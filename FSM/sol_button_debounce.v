==> flow/design.v <==
module debounced_counter (
    input               clk,
    input               rst_btn,
    input               inc_btn,
    output  reg [3:0]   led
);
    localparam STATE_HIGH       = 2'd0;
    localparam STATE_LOW        = 2'd1;    
    localparam STATE_WAIT       = 2'd2;
    localparam STATE_PRESSED    = 2'd3;
    localparam MAX_CLK_COUNT    = 20'd480000 - 1;
    wire rst;
    wire inc;
    reg [1:0]   state;
    reg [19:0]  clk_count;
    assign rst = ~rst_btn;
    assign inc = ~inc_btn;
    always @ (posedge clk or posedge rst) begin
        if (rst == 1'b1) begin
            state <= STATE_HIGH;
            led <= 4'd0;
        end else begin
            case (state)
                STATE_HIGH: begin
                    if (inc == 1'b0) begin
                        state <= STATE_LOW;
                    end
                end
                STATE_LOW: begin
                    if (inc == 1'b1) begin
                        state <= STATE_WAIT;
                    end
                end
                STATE_WAIT: begin
                    if (clk_count == MAX_CLK_COUNT) begin
                        if (inc == 1'b1) begin
                            state <= STATE_PRESSED;
                        end else begin
                            state <= STATE_HIGH;
                        end
                    end
                end
                STATE_PRESSED: begin
                    led <= led + 1;
                    state <= STATE_HIGH;
                end
                default: state <= STATE_HIGH;
            endcase
        end
    end
    always @ (posedge clk or posedge rst) begin
        if (rst == 1'b1) begin
            clk_count <= 20'd0;
        end else begin
            if (state == STATE_WAIT) begin
                clk_count <= clk_count + 1;
            end else begin
                clk_count <= 20'd0;
            end
        end
    end
endmodule
Tool chain data of debounced_counter
Tool output for the design above, in the order of the flow.
Lines are those of the file above, counted from 1.
{ "inputs": {"top": "debounced_counter", "clock": "clk", "cell_library": "sky130hd", "pvt_corner": "tt_025C_1v80"} }

After elaboration
Source: Yosys, flattened and elaborated, memories not mapped. Widths are those after wreduce. Registers that Yosys merges into a memory's read port (data or address) are not register bits. Print and check cells do not count. Equal cells are merged and count once.
{ "bits": {"n_memories": 0, "clocked_rd_ports_x_width": 0, "in_bits": 3, "rom_bits": 0, "ram_bits": 0, "register_bits": 26, "latchBits": 0} }
{ "op_classes": {"n_shift": 0, "muxes": 6, "reduce_and_logical": 3, "n_addsub": 2, "equal": 7, "compare": 0, "n_logic": 0, "n_div": 0, "multipliers": 0} }
{ "op_table": {"columns": ["cell", "n"], "rows": [
  ["20-bit by 1-bit adder with 20-bit output with constant B", 1],
  ["20-bit by 19-bit == test with 1-bit output with constant B", 1],
  ["20-bit two-way mux", 1],
  ["2-bit parallel mux with 4-bit select", 1],
  ["2-bit two-way mux", 4],
  ["2-bit != test with constant B", 3],
  ["2-bit == test with constant B", 2],
  ["4-bit by 1-bit adder with 4-bit output with constant B", 1],
  ["4-bit AND reduction", 1],
  ["4-bit nonzero test", 1],
  ["2-bit by 1-bit == test with 1-bit output with constant B", 1],
  ["2-bit logical NOT", 1]
]} }

Depth
Depth = most cells in a row (Yosys ltp): at word level without a register or memory, in the mapped netlist without a sequential cell, where the memories' decode and read muxes count.
{ "logic_depth": {"depth_word": 3, "ABC_AREA": 0, "mapped_depth": 5} }

Mapped cells and area
The flow's flattened synthesis, as Yosys stat reports it; memories are mapped. The netlist is that of the ABC_AREA named above (0 if unset); the other value can give another one.
{ "mapped": {"synth_area_um2": 1313.8, "cell_count": 121, "seq_area_um2": 701.9, "flip_flops": 28} }
{ "types": {"columns": ["cell", "n"], "rows": [
  ["sky130_fd_sc_hd__dfrtp_1", 27],
  ["sky130_fd_sc_hd__xor2_1", 8],
  ["sky130_fd_sc_hd__xnor2_1", 6],
  ["sky130_fd_sc_hd__nor2_1", 13],
  ["sky130_fd_sc_hd__a21oi_1", 8],
  ["sky130_fd_sc_hd__nand3_1", 7],
  ["sky130_fd_sc_hd__nand4_1", 5],
  ["sky130_fd_sc_hd__o31ai_1", 4],
  ["sky130_fd_sc_hd__dfstp_2", 1],
  ["sky130_fd_sc_hd__ha_1", 2],
  ["sky130_fd_sc_hd__or4_1", 3],
  ["sky130_fd_sc_hd__nand4_4", 1],
  ["sky130_fd_sc_hd__o21ai_0", 4],
  ["sky130_fd_sc_hd__and2_1", 3],
  ["sky130_fd_sc_hd__nand2_1", 5],
  ["sky130_fd_sc_hd__or3_1", 3],
  ["sky130_fd_sc_hd__and4_1", 2],
  ["sky130_fd_sc_hd__nor4b_1", 2]
]} }
Not listed: further types 15, cells in them 17.

Path before layout
OpenSTA on the mapped netlist: ideal clock, no wires. The path of least setup slack (recovery checks aside). Input and output delay are each 20% of the period. Register names are those of the netlist, which keeps one name where synthesis merged equal registers.
{ "synth_timing": {"path_kind": "flip-flop to flip-flop", "from": "register clk_count[0]", "to": "register clk_count[18]", "setup_time_ns": 0.077, "tclk_ns": 1.47, "setup_slack_ns": -0.042, "t_first_pin_ns": 0.000, "arrival_ns": 1.435, "t_required_ns": 1.393, "path_stages": 6, "delay_ns": 1.512, "synth_period_reached_ns": 1.512} }
"delay_ns" = arrival - input delay + setup time.
"path_stages": output pins that drive a net of the path, with the launching flip-flop's if there is one; two outputs of one cell count as two.
"synth_period_reached_ns" is the clock period less the worst setup slack; recovery checks do not enter. This is arithmetic on one report: input and output delays are still those of the set period (20% each).
Between the ends stands the longest chain of elaborated cells between them, by number of cells; it is not shown to be the way that was timed. Of several equally long chains one is given.
A line is the first line of the expression or statement that the cell stems from. Yosys adds cells for indexed reads and writes and turns some case tables into memories.
A register here has more assigning lines than the two given.
{ "synth_between": {"path_cell_list": "sky130_fd_sc_hd__dfrtp_1 sky130_fd_sc_hd__ha_1 sky130_fd_sc_hd__and4_1 sky130_fd_sc_hd__nand2_2 sky130_fd_sc_hd__or4_1 sky130_fd_sc_hd__a21oi_1", "elab_chain_len": 2, "cone_cells": 2} }
{ "synth_lines": {"columns": ["element", "line", "source"], "rows": [
  ["start, declared", 15, "reg [19:0]  clk_count;"],
  ["start, assigned", 53, "clk_count <= 20'd0;"],
  ["start, assigned", 56, "clk_count <= clk_count + 1;"],
  ["20-bit by 1-bit adder with 20-bit output", 56, null],
  ["20-bit two-way mux", 55, "if (state == STATE_WAIT) begin"],
  ["end, assigned", 53, null],
  ["end, assigned", 56, null],
  ["end, declared", 15, null]
]} }

Path in the finished layout
Path of least setup slack in the final report of flow run A (OpenROAD, finished layout, wires in). Where an end is a register, its clock arrival counts in the times.
{ "layout_timing": {"path_kind": "flip-flop to flip-flop", "from": "register clk_count[0]", "to": "register clk_count[18]", "setup_time_ns": 0.06, "t_first_pin_ns": 0.32, "path_stages": 6, "t_required_ns": 2.02, "arrival_ns": 1.93, "tclk_ns": 1.75, "setup_slack_ns": 0.10} }
Between the ends stands the longest chain of elaborated cells between them, by number of cells; it is not shown to be the way that was timed. Of several equally long chains one is given.
A register here has more assigning lines than the two given.
{ "layout_between": {"path_cell_list": "sky130_fd_sc_hd__dfrtp_1 sky130_fd_sc_hd__ha_2 sky130_fd_sc_hd__and4_4 sky130_fd_sc_hd__nand2_2 sky130_fd_sc_hd__or4_1 sky130_fd_sc_hd__a21oi_1", "elab_chain_len": 2, "cone_cells": 2} }
{ "layout_lines": {"columns": ["element", "line", "source"], "rows": [
  ["start, declared", 15, "reg [19:0]  clk_count;"],
  ["start, assigned", 53, "clk_count <= 20'd0;"],
  ["start, assigned", 56, "clk_count <= clk_count + 1;"],
  ["20-bit by 1-bit adder with 20-bit output", 56, null],
  ["20-bit two-way mux", 55, "if (state == STATE_WAIT) begin"],
  ["end, assigned", 53, null],
  ["end, assigned", 56, null],
  ["end, declared", 15, null]
]} }

Subject: flow runs of debounced_counter

Hi,

Measured data: module debounced_counter, platform sky130hd, 2 stored runs of the flow under differing settings, order arbitrary. Input and output delays are each 20% of the period that was set; the output load is 0.01 pF.
"period_reached_ns" = clock period - worst setup slack. The figure is calculated, with input and output delays left at 20% of the set period.
By "worstPathTime_ns" is meant the share of the clock period that the worst setup path is allowed (20% is reserved at inputs, 20% at outputs), minus its slack. Clock arrival times at its registers enter into it.
"total_power_uw" rests on the timing tool's default activity at the inputs, not on a simulated workload.
[
  {
    "run": "flow run A",
    "settings": { "period_ns": 1.75, "CORE_UTILIZATION": 56, "SETUP_SLACK_MARGIN": 0.08, "PLACE_DENSITY": 0.87, "CELL_PAD_IN_SITES_DETAIL_PLACEMENT": 0, "GPL_TIMING_DRIVEN": 0, "CTS_CLUSTER_SIZE": 91, "CAP_MARGIN": 20, "CORE_MARGIN": 2, "SLEW_MARGIN": 20 },
    "results": { "final_setup_tns_ns": 0.000, "utilization_pct": 69.2, "die_area_um2": 2749.4, "worstPathTime_ns": 1.65, "path_kind": "flip-flop to flip-flop", "setup_worst_slack_ns": 0.097, "total_power_uw": 1310, "period_reached_ns": 1.653, "synth_area_um2": 1313.8, "final_cell_area_um2": 1531.5 }
  },
  {
    "run": "flow run B",
    "settings": { "period_ns": 2.87, "CORE_UTILIZATION": 24, "SETUP_SLACK_MARGIN": 0.37, "PLACE_DENSITY": 0.74, "CELL_PAD_IN_SITES_DETAIL_PLACEMENT": 0, "GPL_ROUTABILITY_DRIVEN": 0, "CTS_CLUSTER_SIZE": 46, "CTS_CLUSTER_DIAMETER": 354, "CAP_MARGIN": 15, "SLEW_MARGIN": 10, "MIN_ROUTING_LAYER": "met1", "CORE_MARGIN": 2 },
    "results": { "final_setup_tns_ns": 0.000, "utilization_pct": 28.8, "die_area_um2": 6081.7, "worstPathTime_ns": 1.25, "path_kind": "flip-flop to output port", "setup_worst_slack_ns": 1.049, "total_power_uw": 740.8, "period_reached_ns": 1.821, "synth_area_um2": 1313.8, "final_cell_area_um2": 1501.4 }
  }
]

Regards
